==> flow/design.v <==
module greeter (
    input clk,
    input rst,
    input new_rx,
    input [(4'd8)-1:0] rx_data,
    output reg new_tx,
    output reg [(4'd8)-1:0] tx_data,
    input tx_busy
  );
  parameter NUM_LETTERS = 4'd14;
  localparam IDLE_state = 2'd0;
  localparam GREET_state = 2'd1;
  reg [((2))-1:0] M_state_d, M_state_q = IDLE_state;
  reg [(($clog2(NUM_LETTERS)))-1:0] M_count_d, M_count_q = 0;
  wire [(4'd8)-1:0] M_rom_letter;
  reg [(3'd4)-1:0] M_rom_address;
  hello_world_rom rom(
    .address(M_rom_address),
    .letter(M_rom_letter)
  );
  always @* begin
    M_state_d = M_state_q;
    M_count_d = M_count_q;
    M_rom_address = M_count_q;
    tx_data = M_rom_letter;
    new_tx = 1'd0;
    case (M_state_q)
      IDLE_state: begin
        M_count_d = 1'd0;
        if (new_rx && rx_data == "h") begin
          M_state_d = GREET_state;
        end
      end
      GREET_state: begin
        if (!tx_busy) begin
          M_count_d = M_count_q + 1'd1;
          new_tx = 1'd1;
          if (M_count_q == NUM_LETTERS - 1'd1) begin
            M_state_d = IDLE_state;
          end
        end
      end
    endcase
  end
  always @(posedge clk) begin
    M_count_q <= M_count_d;
    if (rst == 1'b1) begin
      M_state_q <= IDLE_state;
    end else begin
      M_state_q <= M_state_d;
    end
  end
endmodule
module hello_world_rom (
    input [(3'd4)-1:0] address,
    output reg [(4'd8)-1:0] letter
  );
  parameter TEXT = "\r\n!dlroW olleH";
  always @* begin
    letter = TEXT[((((address << 2'd3)+(4'd8)-1)))-:4'd8];
  end
endmodule
### Step by step through the tools: greeter

What the tools print for greeter, step after step.
Lines are those of the file above, counted from 1.
Cell names lack the library's common part.
The mark -- stands for no value.

| inputs | value |
|---|---|
| top | greeter |
| clock | clk |
| cell library | sky130hd |
| timing corner | tt_025C_1v80 |

### Elaborated design

Source: Yosys, flattened and elaborated, memories not mapped. Widths are those after wreduce. Registers that Yosys merges into a memory's read port (data or address) are not register bits. Print and check cells do not count. Equal cells are merged and count once.

| storage and ports | value |
|---|---|
| elaborated cells | 27 |
| output and inout bits | 9 |
| register bits after elaboration | 6 |
| input bits | 12 |

| cells by class | value |
|---|---|
| reductions and logical operators | 5 |
| equal/unequal tests | 6 |
| shift-type cells | 1 |
| mux-type cells | 8 |
| add/subtract/negate cells | 5 |

Operators by type and width:

| cell | number |
|---|---|
| indexed select 112 x 32 -> 8 bit with constant A | 1 |
| adder 32 x 1 -> 32 bit with constant B | 1 |
| subtractor 32 x 1 -> 32 bit with constant B | 1 |
| subtractor 32 x 4 -> 32 bit with constant B | 1 |
| adder 7 x 4 -> 8 bit with constant B | 1 |
| == test 8 x 7 -> 1 bit with constant B | 1 |
| parallel mux 4 bit (select 2 bit) | 1 |
| != test 2 bit with constant B | 3 |
| 2-to-1 mux 2 bit | 3 |
| adder 4 x 1 -> 4 bit with constant B | 1 |
| == test 4 bit with constant B | 1 |
| AND reduction 4 bit | 1 |
| parallel mux 2 bit (select 2 bit) | 1 |
| 2-to-1 mux 4 bit | 1 |
| == test 2 x 1 -> 1 bit with constant B | 1 |
| zero test 2 bit | 1 |
| AND reduction 2 bit | 1 |
| nonzero test 2 bit | 1 |
| 2-to-1 mux 1 bit | 2 |
| logical AND 1 bit | 1 |

### Logic depth

Longest topological path by Yosys (ltp), each cell counted once; first at word level (registers and memories cut), then after technology mapping (sequential cells cut; the memories' decode and read muxes count).

| logic depth | value |
|---|---|
| depth in word-level cells | 5 |
| ABC_AREA | 0 |
| depth in mapped cells | 9 |
| mapped depth without buffers | 6 |

### Netlist

Source: synth_stat.txt of the flow (Yosys; design flattened, memories mapped). It holds for the ABC_AREA given above (unset counts as 0); a run with the other value may have another netlist.
The area totals of this step are shown rounded.

Cells by type:

| cell type | number | total area (um^2) |
|---|---|---|
| edfxtp_1 | 4 | 120.115 |
| ha_1 | 5 | 62.56 |
| buf_2 | 8 | 40.038 |
| nand2b_1 | 6 | 37.536 |
| a2bb2oi_2 | 2 | 30.029 |
| mux2i_1 | 3 | 30.029 |
| nand2_1 | 8 | 30.029 |
| nand3_1 | 5 | 25.024 |
| nor2b_1 | 4 | 25.024 |
| o211ai_2 | 2 | 25.024 |
| o21ai_0 | 5 | 25.024 |
| buf_6 | 2 | 22.522 |
| mux2_2 | 2 | 22.522 |
| o211ai_1 | 3 | 22.522 |
| o21a_1 | 3 | 22.522 |
| dfxtp_1 | 1 | 20.019 |
| o32a_1 | 2 | 20.019 |
| nor2_1 | 5 | 18.768 |

Not listed: further types 37, cells in them 44.

| synthesis totals | value |
|---|---|
| cell area after synthesis | 926 um^2 |
| buffers | 13 |
| sequential part of the area | 140 um^2 |
| flip-flop cells | 5 |
| mapped cells | 114 |

By module: a second synthesis without flattening, with its own total; a netlist apart from the flattened one above.

| unflattened totals | value |
|---|---|
| cell total of the unflattened synthesis | 96 |
| area (unflattened synthesis) | 779 um^2 |

Each row is one instance without its submodules.

By module:

| module | cells | area (um^2) | sequential area (um^2) | times used |
|---|---|---|---|---|
| hello_world_rom | 72 | 493 | 0.0 | 1 |
| greeter | 24 | 287 | 140 | 1 |

### Path before layout

Source: OpenSTA report_checks on the synthesized netlist (no wires, ideal clock, input and output delay 20% of the period each), path of least setup slack; recovery checks are left aside. Register names are those of the netlist, which keeps one name where synthesis merged equal registers.

| timing after synthesis | value |
|---|---|
| path kind | register to output |
| start | reg M_count_q[1] |
| end | out tx_data[3] |
| buffers on the path | 2 |
| arrival | 2079 ps |
| delay of the path | 2079 ps |
| output delay | 634 ps |
| driving pins on the path | 9 |
| period | 3170 ps |
| setup slack | 457 ps |
| required time | 2536 ps |
| time at the first pin | 0 ps |
| period reached after synthesis | 2713 ps |

"delay of the path" is the arrival time less input delay plus setup time.
At an output port there is no setup time.
"driving pins on the path" counts driving pins, that of a launching flip-flop among them; a cell with two outputs on the path counts twice.
"period reached after synthesis" is the clock period less the worst setup slack; recovery checks do not enter. This is arithmetic on one report: input and output delays are still those of the set period (20% each).
The rows between start and end are the longest chain of elaborated cells between them; the timing report does not say that the signal goes this way. Where chains are equally long, one stands for them.
Each line given opens the expression or statement behind the cell; cells for indexed reads and writes are added by Yosys, which also makes memories of some case tables.

| between the ends, after synthesis | value |
|---|---|
| cells stage by stage | edfxtp_1 buf_2 inv_2 ha_1 buf_6 or2_4 o21a_1 o211ai_2 mux2i_1 |
| cells in the longest elaborated chain | 5 |
| elaborated cells on any way between the ends | 5 |
| RTL lines with such cells | 1 |
| those cells by class | add/sub (4); shift (1) |

RTL lines, path after synthesis:

| item | RTL line | RTL |
|---|---|---|
| from (decl) | 14 | `reg [(($clog2(NUM_LETTERS)))-1:0] M_count_d, M_count_q = 0;` |
| from (assign) | 46 | `M_count_q <= M_count_d;` |
| adder 7 x 4 -> 8 bit | 60 | `letter = TEXT[((((address << 2'd3)+(4'd8)-1)))-:4'd8];` |
| subtractor 32 x 1 -> 32 bit | 60 |  |
| adder 32 x 1 -> 32 bit | 60 |  |
| subtractor 32 x 4 -> 32 bit | 60 |  |
| indexed select 112 x 32 -> 8 bit | 60 |  |
| to (decl) | 7 | `output reg [(4'd8)-1:0] tx_data,` |

### Worst path after layout

Path of least setup slack in the final report of run A (OpenROAD, finished layout, wires in). Where an end is a register, its clock arrival counts in the times.
The report prints the path's times to 10 ps; the period is as set.

| timing post-layout | value |
|---|---|
| path kind | register to output |
| start | reg M_count_q[0] |
| end | out tx_data[4] |
| time at the first pin | 250 ps |
| period | 5300 ps |
| required time | 4240 ps |
| driving pins on the path | 8 |
| output delay | 1060 ps |
| setup slack | 780 ps |
| arrival | 3460 ps |
| buffers on the path | 1 |

The rows between start and end are the longest chain of elaborated cells between them; the timing report does not say that the signal goes this way. Where chains are equally long, one stands for them.

| between the ends, post-layout | value |
|---|---|
| cells stage by stage | edfxtp_1 inv_1 ha_1 or2_4 o21a_1 o211ai_2 mux2i_1 clkdlybuf4s50_1 |
| cells in the longest elaborated chain | 5 |
| elaborated cells on any way between the ends | 5 |
| RTL lines with such cells | 1 |
| those cells by class | add/sub (4); shift (1) |

RTL lines, path post-layout:

| item | RTL line | RTL |
|---|---|---|
| from (decl) | 14 | `reg [(($clog2(NUM_LETTERS)))-1:0] M_count_d, M_count_q = 0;` |
| from (assign) | 46 | `M_count_q <= M_count_d;` |
| adder 7 x 4 -> 8 bit | 60 | `letter = TEXT[((((address << 2'd3)+(4'd8)-1)))-:4'd8];` |
| subtractor 32 x 1 -> 32 bit | 60 |  |
| adder 32 x 1 -> 32 bit | 60 |  |
| subtractor 32 x 4 -> 32 bit | 60 |  |
| indexed select 112 x 32 -> 8 bit | 60 |  |
| to (decl) | 7 | `output reg [(4'd8)-1:0] tx_data,` |

FLOW RESULTS
============

Top module greeter; platform sky130hd; tools Yosys and OpenROAD; 2 stored runs in no particular order. Input and output delays are each 20% of the period that was set; the output load is 0.01 pF.
"period achieved": clock period set for the run, less the worst setup slack. It is reckoned from that one timing run; input and output delays stay at 20% of the period that was set.
"critical setup path time" is the time allowed to the run's worst setup path (the clock period less input and output delay, where it has them) less its slack. Clock arrival times count: a late capture clock shortens it, a late launch clock lengthens it.
"overall power": no workload was simulated; the value follows from the tool's default switching activity.
"critical setup path time" is given in steps of 10 ps.
Values from the reports are rounded here.

#### Run A

| setting | value |
|---|---|
| period_ns | `5.3` |
| CORE_UTILIZATION | `53` |
| SETUP_SLACK_MARGIN | `0.54` |
| PLACE_DENSITY_LB_ADDON | `0.18` |
| CORE_ASPECT_RATIO | `0.69` |
| CORE_MARGIN | `3` |
| CELL_PAD_IN_SITES_DETAIL_PLACEMENT | `0` |
| CTS_CLUSTER_DIAMETER | `284` |
| CAP_MARGIN | `20` |
| SLEW_MARGIN | `20` |

| result | value |
|---|---|
| overall power | 0.101 mW |
| total die area | 2290 um^2 |
| total negative slack | 0 ps |
| period achieved | 4522 ps |
| critical setup path time | 3460 ps |
| worst setup path kind | register to output |
| final utilization | 0.73 |
| synthesis area | 926 um^2 |
| smallest setup slack | 778 ps |
| worst hold slack in the final report | 649 ps |

#### Run B

| setting | value |
|---|---|
| period_ns | `4.94` |
| CORE_UTILIZATION | `55` |
| PLACE_DENSITY | `0.61` |
| CELL_PAD_IN_SITES_GLOBAL_PLACEMENT | `0` |
| CELL_PAD_IN_SITES_DETAIL_PLACEMENT | `1` |
| TNS_END_PERCENT | `65` |
| ABC_AREA | `1` |
| GPL_TIMING_DRIVEN | `0` |
| GPL_ROUTABILITY_DRIVEN | `0` |
| SLEW_MARGIN | `30` |
| MIN_ROUTING_LAYER | `met2` |
| CAP_MARGIN | `20` |
| CORE_MARGIN | `2` |

Incomplete, placement halted on DPL-0033.
