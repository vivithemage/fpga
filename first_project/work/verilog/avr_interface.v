==> flow/design.v <==
module avr_interface #(
    parameter CLK_FREQ = 50000000,
    parameter BAUD = 500000
  )(
    input clk,
    input rst,
    input cclk,
    output reg spi_miso,
    input spi_mosi,
    input spi_sck,
    input spi_ss,
    output reg [(3'd4)-1:0] spi_channel,
    output reg tx,
    input rx,
    input [(3'd4)-1:0] channel,
    output reg new_sample,
    output reg [(4'd10)-1:0] sample,
    output reg [(3'd4)-1:0] sample_channel,
    input [(4'd8)-1:0] tx_data,
    input new_tx_data,
    output reg tx_busy,
    input tx_block,
    output reg [(4'd8)-1:0] rx_data,
    output reg new_rx_data
  );
  reg n_rdy;
  wire M_cclk_detector_ready;
  reg M_cclk_detector_cclk;
  cclk_detector #(.CLK_FREQ(CLK_FREQ)) cclk_detector(
    .clk(clk),
    .rst(rst),
    .cclk(M_cclk_detector_cclk),
    .ready(M_cclk_detector_ready)
  );
  wire M_spi_slave_miso;
  wire M_spi_slave_done;
  wire [(4'd8)-1:0] M_spi_slave_data_out;
  reg M_spi_slave_ss;
  reg M_spi_slave_mosi;
  reg M_spi_slave_sck;
  reg [(4'd8)-1:0] M_spi_slave_data_in;
  spi_slave #(.CPOL(0), .CPHA(0)) spi_slave(
    .clk(clk),
    .rst(n_rdy),
    .ss(M_spi_slave_ss),
    .mosi(M_spi_slave_mosi),
    .sck(M_spi_slave_sck),
    .data_in(M_spi_slave_data_in),
    .miso(M_spi_slave_miso),
    .done(M_spi_slave_done),
    .data_out(M_spi_slave_data_out)
  );
  wire [(4'd8)-1:0] M_uart_rx_data;
  wire M_uart_rx_new_data;
  reg M_uart_rx_rx;
  uart_rx #(.CLK_FREQ(CLK_FREQ), .BAUD(BAUD)) uart_rx(
    .clk(clk),
    .rst(n_rdy),
    .rx(M_uart_rx_rx),
    .data(M_uart_rx_data),
    .new_data(M_uart_rx_new_data)
  );
  wire M_uart_tx_tx;
  wire M_uart_tx_busy;
  reg M_uart_tx_block;
  reg [(4'd8)-1:0] M_uart_tx_data;
  reg M_uart_tx_new_data;
  uart_tx #(.CLK_FREQ(CLK_FREQ), .BAUD(BAUD)) uart_tx(
    .clk(clk),
    .rst(n_rdy),
    .block(M_uart_tx_block),
    .data(M_uart_tx_data),
    .new_data(M_uart_tx_new_data),
    .tx(M_uart_tx_tx),
    .busy(M_uart_tx_busy)
  );
  reg M_newSampleReg_d, M_newSampleReg_q = 0;
  reg [((4'd10))-1:0] M_sampleReg_d, M_sampleReg_q = 0;
  reg [((3'd4))-1:0] M_sampleChannelReg_d, M_sampleChannelReg_q = 0;
  reg [((2'd2))-1:0] M_byteCt_d, M_byteCt_q = 0;
  reg [((3'd4))-1:0] M_block_d, M_block_q = 0;
  reg M_busy_d, M_busy_q = 0;
  always @* begin
    M_newSampleReg_d = M_newSampleReg_q;
    M_sampleChannelReg_d = M_sampleChannelReg_q;
    M_byteCt_d = M_byteCt_q;
    M_busy_d = M_busy_q;
    M_block_d = M_block_q;
    M_sampleReg_d = M_sampleReg_q;
    n_rdy = ~M_cclk_detector_ready;
    M_cclk_detector_cclk = cclk;
    M_spi_slave_sck = spi_sck;
    M_spi_slave_mosi = spi_mosi;
    M_spi_slave_data_in = 8'hff;
    M_spi_slave_ss = spi_ss;
    M_uart_rx_rx = rx;
    M_uart_tx_data = tx_data;
    M_uart_tx_new_data = new_tx_data;
    M_uart_tx_block = M_busy_q;
    M_block_d = {M_block_q[((2'd2))-:((2'd2)-(1'd0)+1)], tx_block};
    new_sample = M_newSampleReg_q;
    sample = M_sampleReg_q;
    sample_channel = M_sampleChannelReg_q;
    tx_busy = M_uart_tx_busy;
    rx_data = M_uart_rx_data;
    new_rx_data = M_uart_rx_new_data;
    spi_channel = M_cclk_detector_ready ? channel : 4'bzzzz;
    spi_miso = M_cclk_detector_ready && !spi_ss ? M_spi_slave_miso : 1'bz;
    tx = M_cclk_detector_ready ? M_uart_tx_tx : 1'bz;
    M_newSampleReg_d = 1'd0;
    if (M_block_q[((2'd3))] ^ M_block_q[((2'd2))]) begin
      M_busy_d = 1'd0;
    end
    if (!M_uart_tx_busy && new_tx_data) begin
      M_busy_d = 1'd1;
    end
    if (spi_ss) begin
      M_byteCt_d = 1'd0;
    end
    if (M_spi_slave_done) begin
      if (M_byteCt_q == 1'd0) begin
        M_sampleReg_d[((3'd7))-:((3'd7)-(1'd0)+1)] = M_spi_slave_data_out;
        M_byteCt_d = 1'd1;
      end else begin
        if (M_byteCt_q == 1'd1) begin
          M_sampleReg_d[((4'd9))-:((4'd9)-(4'd8)+1)] = M_spi_slave_data_out[((1'd1))-:((1'd1)-(1'd0)+1)];
          M_sampleChannelReg_d = M_spi_slave_data_out[((3'd7))-:((3'd7)-(3'd4)+1)];
          M_byteCt_d = 2'd2;
          M_newSampleReg_d = 1'd1;
        end
      end
    end
  end
  always @(posedge clk) begin
    M_block_q <= M_block_d;
    M_busy_q <= M_busy_d;
    if (n_rdy == 1'b1) begin
      M_newSampleReg_q <= 0;
      M_sampleReg_q <= 0;
      M_sampleChannelReg_q <= 0;
      M_byteCt_q <= 0;
    end else begin
      M_newSampleReg_q <= M_newSampleReg_d;
      M_sampleReg_q <= M_sampleReg_d;
      M_sampleChannelReg_q <= M_sampleChannelReg_d;
      M_byteCt_q <= M_byteCt_d;
    end
  end
endmodule
module cclk_detector #(
    parameter CLK_FREQ = 50000000
  )(
    input clk,
    input rst,
    input cclk,
    output reg ready
  );
  parameter CTR_SIZE = $clog2(CLK_FREQ / 13'd5000);
  reg [((CTR_SIZE))-1:0] M_ctr_d, M_ctr_q = 0;
  always @* begin
    M_ctr_d = M_ctr_q;
    ready = (&M_ctr_q);
    if (cclk == 1'd0) begin
      M_ctr_d = 1'd0;
    end else begin
      if (!(&M_ctr_q)) begin
        M_ctr_d = M_ctr_q + 1'd1;
      end
    end
  end
  always @(posedge clk) begin
    if (rst == 1'b1) begin
      M_ctr_q <= 0;
    end else begin
      M_ctr_q <= M_ctr_d;
    end
  end
endmodule
module spi_slave #(
    parameter CPOL = 0,
    parameter CPHA = 0
  )(
    input clk,
    input rst,
    input ss,
    input mosi,
    output reg miso,
    input sck,
    output reg done,
    input [(4'd8)-1:0] data_in,
    output reg [(4'd8)-1:0] data_out
  );
  reg [((2'd3))-1:0] M_bit_ct_d, M_bit_ct_q = 0;
  reg [((4'd8))-1:0] M_data_d, M_data_q = 0;
  reg M_mosi_reg_d, M_mosi_reg_q = 0;
  reg M_miso_reg_d, M_miso_reg_q = 0;
  reg [((2'd2))-1:0] M_sck_reg_d, M_sck_reg_q = 0;
  reg M_ss_reg_d, M_ss_reg_q = 0;
  reg [((4'd8))-1:0] M_data_out_reg_d, M_data_out_reg_q = 0;
  reg M_done_reg_d, M_done_reg_q = 0;
  always @* begin
    M_sck_reg_d = M_sck_reg_q;
    M_mosi_reg_d = M_mosi_reg_q;
    M_done_reg_d = M_done_reg_q;
    M_ss_reg_d = M_ss_reg_q;
    M_data_d = M_data_q;
    M_bit_ct_d = M_bit_ct_q;
    M_data_out_reg_d = M_data_out_reg_q;
    M_miso_reg_d = M_miso_reg_q;
    miso = M_miso_reg_q;
    done = M_done_reg_q;
    data_out = M_data_out_reg_q;
    M_ss_reg_d = ss;
    M_mosi_reg_d = mosi;
    M_sck_reg_d = {M_sck_reg_q[((1'd0))], sck};
    M_done_reg_d = 1'd0;
    if (M_ss_reg_q) begin
      M_bit_ct_d = 3'b111;
      M_data_d = data_in;
      M_miso_reg_d = data_in[((3'd7))];
    end else begin
      if (M_sck_reg_q == (2'b01 ^ {2'd2{CPOL[((1'd0))] ^ CPHA[((1'd0))]}})) begin
        M_data_out_reg_d[((M_bit_ct_q))] = M_mosi_reg_q;
        M_bit_ct_d = M_bit_ct_q - 1'd1;
        if (M_bit_ct_q == 1'b0) begin
          M_done_reg_d = 1'd1;
          M_data_d = data_in;
        end
      end else begin
        if (M_sck_reg_q == (2'b10 ^ {2'd2{CPOL[((1'd0))] ^ CPHA[((1'd0))]}})) begin
          M_miso_reg_d = M_data_q[((M_bit_ct_q))];
        end
      end
    end
  end
  always @(posedge clk) begin
    M_mosi_reg_q <= M_mosi_reg_d;
    M_miso_reg_q <= M_miso_reg_d;
    M_sck_reg_q <= M_sck_reg_d;
    M_ss_reg_q <= M_ss_reg_d;
    M_data_out_reg_q <= M_data_out_reg_d;
    M_done_reg_q <= M_done_reg_d;
    if (rst == 1'b1) begin
      M_bit_ct_q <= 0;
      M_data_q <= 0;
    end else begin
      M_bit_ct_q <= M_bit_ct_d;
      M_data_q <= M_data_d;
    end
  end
endmodule
module uart_rx #(
    parameter CLK_FREQ = 50000000,
    parameter BAUD = 500000
  )(
    input clk,
    input rst,
    input rx,
    output reg [(4'd8)-1:0] data,
    output reg new_data
  );
  parameter CLK_PER_BIT = (CLK_FREQ + BAUD) / BAUD - 1'd1;
  parameter CTR_SIZE = $clog2(CLK_PER_BIT);
  localparam IDLE_state = 3'd0;
  localparam WAIT_HALF_state = 3'd1;
  localparam WAIT_FULL_state = 3'd2;
  localparam WAIT_HIGH_state = 3'd3;
  reg [((3))-1:0] M_state_d, M_state_q = IDLE_state;
  reg [((CTR_SIZE))-1:0] M_ctr_d, M_ctr_q = 0;
  reg [((2'd3))-1:0] M_bitCtr_d, M_bitCtr_q = 0;
  reg [((4'd8))-1:0] M_savedData_d, M_savedData_q = 0;
  reg M_newData_d, M_newData_q = 0;
  reg M_rxd_d, M_rxd_q = 0;
  always @* begin
    M_state_d = M_state_q;
    M_newData_d = M_newData_q;
    M_bitCtr_d = M_bitCtr_q;
    M_savedData_d = M_savedData_q;
    M_rxd_d = M_rxd_q;
    M_ctr_d = M_ctr_q;
    M_rxd_d = rx;
    M_newData_d = 1'd0;
    data = M_savedData_q;
    new_data = M_newData_q;
    case (M_state_q)
      IDLE_state: begin
        M_bitCtr_d = 1'd0;
        M_ctr_d = 1'd0;
        if (M_rxd_q == 1'd0) begin
          M_state_d = WAIT_HALF_state;
        end
      end
      WAIT_HALF_state: begin
        M_ctr_d = M_ctr_q + 1'd1;
        if (M_ctr_q == (CLK_PER_BIT >> 1'd1)) begin
          M_ctr_d = 1'd0;
          M_state_d = WAIT_FULL_state;
        end
      end
      WAIT_FULL_state: begin
        M_ctr_d = M_ctr_q + 1'd1;
        if (M_ctr_q == CLK_PER_BIT - 1'd1) begin
          M_savedData_d = {M_rxd_q, M_savedData_q[((3'd7))-:((3'd7)-(1'd1)+1)]};
          M_bitCtr_d = M_bitCtr_q + 1'd1;
          M_ctr_d = 1'd0;
          if (M_bitCtr_q == 3'd7) begin
            M_state_d = WAIT_HIGH_state;
            M_newData_d = 1'd1;
          end
        end
      end
      WAIT_HIGH_state: begin
        if (M_rxd_q == 1'd1) begin
          M_state_d = IDLE_state;
        end
      end
      default: begin
        M_state_d = IDLE_state;
      end
    endcase
  end
  always @(posedge clk) begin
    M_ctr_q <= M_ctr_d;
    M_bitCtr_q <= M_bitCtr_d;
    M_savedData_q <= M_savedData_d;
    M_newData_q <= M_newData_d;
    M_rxd_q <= M_rxd_d;
    if (rst == 1'b1) begin
      M_state_q <= IDLE_state;
    end else begin
      M_state_q <= M_state_d;
    end
  end
endmodule
module uart_tx #(
    parameter CLK_FREQ = 50000000,
    parameter BAUD = 500000
  )(
    input clk,
    input rst,
    output reg tx,
    input block,
    output reg busy,
    input [(4'd8)-1:0] data,
    input new_data
  );
  parameter CLK_PER_BIT = (CLK_FREQ + BAUD) / BAUD - 1'd1;
  parameter CTR_SIZE = $clog2(CLK_PER_BIT);
  localparam IDLE_state = 3'd0;
  localparam START_BIT_state = 3'd1;
  localparam DATA_state = 3'd2;
  localparam STOP_BIT_state = 3'd3;
  reg [((3))-1:0] M_state_d, M_state_q = IDLE_state;
  reg [((CTR_SIZE))-1:0] M_ctr_d, M_ctr_q = 0;
  reg [((2'd3))-1:0] M_bitCtr_d, M_bitCtr_q = 0;
  reg [((4'd8))-1:0] M_savedData_d, M_savedData_q = 0;
  reg M_txReg_d, M_txReg_q = 0;
  reg M_blockFlag_d, M_blockFlag_q = 0;
  always @* begin
    M_state_d = M_state_q;
    M_txReg_d = M_txReg_q;
    M_bitCtr_d = M_bitCtr_q;
    M_savedData_d = M_savedData_q;
    M_ctr_d = M_ctr_q;
    M_blockFlag_d = M_blockFlag_q;
    tx = M_txReg_q;
    busy = 1'd1;
    M_blockFlag_d = block;
    case (M_state_q)
      IDLE_state: begin
        M_txReg_d = 1'd1;
        if (!M_blockFlag_q) begin
          busy = 1'd0;
          M_bitCtr_d = 1'd0;
          M_ctr_d = 1'd0;
          if (new_data) begin
            M_savedData_d = data;
            M_state_d = START_BIT_state;
          end
        end
      end
      START_BIT_state: begin
        M_ctr_d = M_ctr_q + 1'd1;
        M_txReg_d = 1'd0;
        if (M_ctr_q == CLK_PER_BIT - 1'd1) begin
          M_ctr_d = 1'd0;
          M_state_d = DATA_state;
        end
      end
      DATA_state: begin
        M_txReg_d = M_savedData_q[((M_bitCtr_q))];
        M_ctr_d = M_ctr_q + 1'd1;
        if (M_ctr_q == CLK_PER_BIT - 1'd1) begin
          M_ctr_d = 1'd0;
          M_bitCtr_d = M_bitCtr_q + 1'd1;
          if (M_bitCtr_q == 3'd7) begin
            M_state_d = STOP_BIT_state;
          end
        end
      end
      STOP_BIT_state: begin
        M_txReg_d = 1'd1;
        M_ctr_d = M_ctr_q + 1'd1;
        if (M_ctr_q == CLK_PER_BIT - 1'd1) begin
          M_state_d = IDLE_state;
        end
      end
      default: begin
        M_state_d = IDLE_state;
      end
    endcase
  end
  always @(posedge clk) begin
    M_ctr_q <= M_ctr_d;
    M_bitCtr_q <= M_bitCtr_d;
    M_savedData_q <= M_savedData_d;
    M_txReg_q <= M_txReg_d;
    M_blockFlag_q <= M_blockFlag_d;
    if (rst == 1'b1) begin
      M_state_q <= IDLE_state;
    end else begin
      M_state_q <= M_state_d;
    end
  end
endmodule
[From RTL to reports: avr_interface]
What the tools print for avr_interface, step after step.
Line numbers count from 1 in the design file above.
A cell with - has no value.
Inputs
  top module: avr_interface
  clock input: clk
  cell library: sky130hd
  library corner: tt_025C_1v80

[Word level]
Counts by Yosys on the flattened word-level netlist (proc, flatten, opt, wreduce; memories kept). Register bits leave out memories and registers merged into their read ports (data or address). Print and check cells are left out. Cells with the same type and inputs are merged into one.
Word-level totals
  output and inout bits: 31
  elaborated cells: 150
  input port bits: 21
  register bits after elaboration: 107
Cells by class
  bitwise logic cells: 11
  shifts and indexed selects: 4
  equal/unequal tests: 25
  reductions and logical operators: 33
  $add $sub $neg: 7
  muxes and demuxes: 42
Operator list (count)
  two-way mux 3 bit: 16
  parallel mux 7 bit (select 3 bit): 2
  two-way mux 7 bit: 4
  parallel mux 3 bit (select 4 bit): 2
  two-way mux 8 bit: 3
  inequality test 2 x 1 -> 1 bit with constant B: 8
  indexed select 8 x 3 -> 1 bit: 2
  adder 14 x 1 -> 14 bit with constant B: 1
  AND reduction 14 bit: 1
  AND reduction 2 bit: 7
  adder 7 x 1 -> 7 bit with constant B: 2
  equality test 7 bit with constant B: 2
  equality test 3 x 2 -> 1 bit with constant B: 4
  parallel mux 3 bit (select 2 bit): 2
  zero test 3 bit: 3
  AND reduction 3 bit: 3
  variable shift 1 x 4 -> 8 bit: 1
  variable shift 1 x 4 -> 8 bit with constant A: 1
  nonzero test 2 bit: 4
  OR reduction 2 bit: 4
  AND 8 bit: 1
  bitwise OR 8 bit: 1
  NOT 8 bit: 1
  two-way mux 2 bit: 4
  NOT 1 bit: 7
  equality test 7 x 6 -> 1 bit with constant B: 1
  two-way mux 1 bit: 7
  inequality test 2 bit with constant B: 3
Not listed: further kinds 18, cells in them 25.

[Longest topological paths]
Yosys ltp: most cells in a row. Word level: on the elaborated netlist, between registers, memories and ports. Mapped: between sequential cells and ports; inverters and the memories' decode and read muxes count.
Logic depth
  word-level depth: 5
  ABC_AREA: 0
  depth in mapped cells: 7

[After synthesis]
Yosys stat after the flow's synthesis: flattened, memories mapped to cells. It holds for the ABC_AREA given above (unset counts as 0); a run with the other value may have another netlist.
Mapped netlist
  area of sequential cells: 2412.3 um2
  buffer cells: 12
  standard cells after synthesis: 377
  flip-flop cells: 98
  chip area (Yosys): 4294.1 um2
Cell types (count)
  sky130_fd_sc_hd__edfxtp_1: 45
  sky130_fd_sc_hd__dfxtp_1: 53
  sky130_fd_sc_hd__ha_1: 24
  sky130_fd_sc_hd__nor2_1: 49
  sky130_fd_sc_hd__mux2i_1: 15
  sky130_fd_sc_hd__xnor2_1: 9
  sky130_fd_sc_hd__inv_1: 20
  sky130_fd_sc_hd__a21oi_1: 14
  sky130_fd_sc_hd__nand2_1: 18
  sky130_fd_sc_hd__nand3_1: 13
  sky130_fd_sc_hd__mux2_2: 5
  sky130_fd_sc_hd__o21ai_0: 11
  sky130_fd_sc_hd__mux4_2: 2
  sky130_fd_sc_hd__a31o_2: 5
  sky130_fd_sc_hd__nand4_1: 7
  sky130_fd_sc_hd__a211oi_1: 5
  sky130_fd_sc_hd__a21o_1: 5
  sky130_fd_sc_hd__nand2b_1: 6
Not listed: further types 39, cells in them 71.
By module: a second synthesis without flattening, with its own total; a netlist apart from the flattened one above.
Unflattened totals
  cells (unflattened synthesis): 437
  area (unflattened synthesis): 4748.3 um2
Each row is one instance without its submodules.
By module
  spi_slave: sequential area 590.6 um2, instances 1, cells 110, area 1116.1 um2
  uart_tx: sequential area 630.6 um2, instances 1, cells 83, area 1082.3 um2
  uart_rx: sequential area 620.6 um2, instances 1, cells 78, area 1004.7 um2
  avr_interface: sequential area 440.4 um2, instances 1, cells 81, area 805.8 um2
  cclk_detector (CLK_FREQ=50000000): sequential area 280.3 um2, instances 1, cells 85, area 739.5 um2

[Path before layout]
Path of least setup slack by OpenSTA after synthesis, without wires, with an ideal clock, recovery checks aside; 20% of the period is set as input and as output delay. Where synthesis merged equal registers, the netlist keeps one of their names.
Timing path post-synthesis
  kind: register to register
  start: register spi_slave.M_bit_ct_q[0]
  end: register spi_slave.M_data_out_reg_q[4]
  arrival time: 2.039 ns
  launch time at the first pin: 0.000 ns
  period: 4.11 ns
  stages on the path: 8
  path slack: 1.811 ns
  delay of the path: 2.299 ns
  synthesis period reached: 2.299 ns
"delay of the path" is the arrival time less input delay plus setup time.
"stages on the path": output pins that drive a net of the path, with the launching flip-flop's if there is one; two outputs of one cell count as two.
"synthesis period reached" is the clock period less the worst setup slack; recovery checks do not enter. This is arithmetic on one report: input and output delays are still those of the set period (20% each).
Between the ends stands the longest chain of elaborated cells between them, by number of cells; it is not shown to be the way that was timed. Of several equally long chains one is given.
A line is the first line of the expression or statement that the cell stems from. Yosys adds cells for indexed reads and writes and turns some case tables into memories.
Between the ends, post-synthesis
  cells stage by stage: sky130_fd_sc_hd__dfxtp_1 sky130_fd_sc_hd__inv_1 sky130_fd_sc_hd__ha_1 sky130_fd_sc_hd__ha_1 sky130_fd_sc_hd__clkbuf_1 sky130_fd_sc_hd__inv_1 sky130_fd_sc_hd__a2111oi_0 sky130_fd_sc_hd__mux2_2
  cells in the longest elaborated chain: 5
RTL lines, path post-synthesis
  from (decl): RTL line 193  | reg [((2'd3))-1:0] M_bit_ct_d, M_bit_ct_q = 0;
  from (assign): RTL line 244  | M_bit_ct_q <= 0;
  from (assign): RTL line 247  | M_bit_ct_q <= M_bit_ct_d;
  negation 3 -> 4 bit: RTL line 223  | M_data_out_reg_d[((M_bit_ct_q))] = M_mosi_reg_q;
  variable shift 1 x 4 -> 8 bit: RTL line 223
  NOT 8 bit: RTL line 223
  AND 8 bit: RTL line 223
  bitwise OR 8 bit: RTL line 223
  to (assign): RTL line 241  | M_data_out_reg_q <= M_data_out_reg_d;
  to (decl): RTL line 199  | reg [((4'd8))-1:0] M_data_out_reg_d, M_data_out_reg_q = 0;

[Path in the finished layout]
From the final timing report of run A: the path of least setup slack in the routed layout; clock arrival at registers is part of the times.
Timing path after layout
  kind: register to register
  start: register spi_slave.M_bit_ct_q[0]
  end: register spi_slave.M_data_out_reg_q[4]
  path slack: 0.03 ns
  arrival time: 1.79 ns
  period: 1.71 ns
  stages on the path: 7
  launch time at the first pin: 0.35 ns
Between the ends stands the longest chain of elaborated cells between them, by number of cells; it is not shown to be the way that was timed. Of several equally long chains one is given.
Between the ends, after layout
  cells stage by stage: sky130_fd_sc_hd__dfxtp_4 sky130_fd_sc_hd__inv_4 sky130_fd_sc_hd__ha_4 sky130_fd_sc_hd__ha_4 sky130_fd_sc_hd__inv_4 sky130_fd_sc_hd__a2111oi_4 sky130_fd_sc_hd__mux2_4
  cells in the longest elaborated chain: 5
RTL lines, path after layout
  from (decl): RTL line 193  | reg [((2'd3))-1:0] M_bit_ct_d, M_bit_ct_q = 0;
  from (assign): RTL line 244  | M_bit_ct_q <= 0;
  from (assign): RTL line 247  | M_bit_ct_q <= M_bit_ct_d;
  negation 3 -> 4 bit: RTL line 223  | M_data_out_reg_d[((M_bit_ct_q))] = M_mosi_reg_q;
  variable shift 1 x 4 -> 8 bit: RTL line 223
  NOT 8 bit: RTL line 223
  AND 8 bit: RTL line 223
  bitwise OR 8 bit: RTL line 223
  to (assign): RTL line 241  | M_data_out_reg_q <= M_data_out_reg_d;
  to (decl): RTL line 199  | reg [((4'd8))-1:0] M_data_out_reg_d, M_data_out_reg_q = 0;

Stored flow runs of avr_interface (2 of them; Yosys, OpenROAD, sky130hd). They differ in their settings and are not a sequence. Constraints: input delay and output delay 20% of the set period each, output load 0.01 pF.
"achieved clock period (ns)" means the clock period less the worst setup slack. The figure is calculated, with input and output delays left at 20% of the set period.
"worst setup path time (ns)" is the time allowed to the run's worst setup path (the clock period less input and output delay, where it has them) less its slack. Clock arrival times count: a late capture clock shortens it, a late launch clock lengthens it.
"finish__power__total" is the tool's figure for a default switching activity; nothing was simulated.

Flow files of run A
==> flow/run.sh <==
#!/bin/bash
# the make line also repeats the synthesis and layout settings of config.mk as NAME=value (left out here)
make -C /OpenROAD-flow-scripts/flow DESIGN_CONFIG=/design/flow/config.mk WORK_HOME=/design/flow/orfs CLKGATE_MAP_FILE= finish
==> flow/config.mk <==
export PLATFORM = sky130hd
export DESIGN_NAME = avr_interface
export DESIGN_NICKNAME = avr_interface
export VERILOG_FILES = /design/flow/design.v
export SDC_FILE = /design/flow/constraint.sdc
export NUM_CORES = 4
export LEC_CHECK = 0
export CAP_MARGIN = 25
export CORE_MARGIN = 2
export CORE_UTILIZATION = 27
export CTS_CLUSTER_SIZE = 89
export GPL_TIMING_DRIVEN = 0
export PLACE_DENSITY_LB_ADDON = 0.11
export SLEW_MARGIN = 20
==> flow/constraint.sdc <==
create_clock -name core_clock -period 1.71 [get_ports {clk}]
set_input_delay 0.3420 -clock core_clock [delete_from_list [all_inputs] [get_ports {clk}]]
set_output_delay 0.3420 -clock core_clock [all_outputs]
set_load 0.01 [all_outputs]

report of run A
yosys chip area after synthesis (um^2): 4294.1
finish__design__die__area: 16928.6
finish__design__instance__area__stdcell: 5793.1
finish__design__instance__utilization: 0.3687
finish__timing__setup__ws: 0.026
finish__timing__setup__tns: 0.000
finish__timing__hold__ws: 0.328
finish__power__total: 4.830e-03
achieved clock period (ns): 1.684
worst setup path time (ns): 1.68
worst setup path kind: register to register

Flow files of run B
==> flow/run.sh <==
#!/bin/bash
# the make line also repeats the synthesis and layout settings of config.mk as NAME=value (left out here)
make -C /OpenROAD-flow-scripts/flow DESIGN_CONFIG=/design/flow/config.mk WORK_HOME=/design/flow/orfs CLKGATE_MAP_FILE= finish
==> flow/config.mk <==
export PLATFORM = sky130hd
export DESIGN_NAME = avr_interface
export DESIGN_NICKNAME = avr_interface
export VERILOG_FILES = /design/flow/design.v
export SDC_FILE = /design/flow/constraint.sdc
export NUM_CORES = 4
export LEC_CHECK = 0
export CAP_MARGIN = 20
export CELL_PAD_IN_SITES_DETAIL_PLACEMENT = 1
export CELL_PAD_IN_SITES_GLOBAL_PLACEMENT = 3
export CORE_ASPECT_RATIO = 0.77
export CORE_MARGIN = 2
export CORE_UTILIZATION = 22
export CTS_CLUSTER_SIZE = 91
export HOLD_SLACK_MARGIN = 0.16
export MIN_ROUTING_LAYER = met1
export PLACE_DENSITY_LB_ADDON = 0.16
export SETUP_SLACK_MARGIN = -0.08
export SLEW_MARGIN = 20
export TNS_END_PERCENT = 85
==> flow/constraint.sdc <==
create_clock -name core_clock -period 1.78 [get_ports {clk}]
set_input_delay 0.3560 -clock core_clock [delete_from_list [all_inputs] [get_ports {clk}]]
set_output_delay 0.3560 -clock core_clock [all_outputs]
set_load 0.01 [all_outputs]

report of run B
yosys chip area after synthesis (um^2): 4294.1
finish__design__die__area: 20662.2
finish__design__instance__area__stdcell: 5656.7
finish__design__instance__utilization: 0.2978
finish__timing__setup__ws: 0.007
finish__timing__setup__tns: 0.000
finish__timing__hold__ws: 0.335
finish__power__total: 4.683e-03
achieved clock period (ns): 1.773
worst setup path time (ns): 1.77
worst setup path kind: register to register
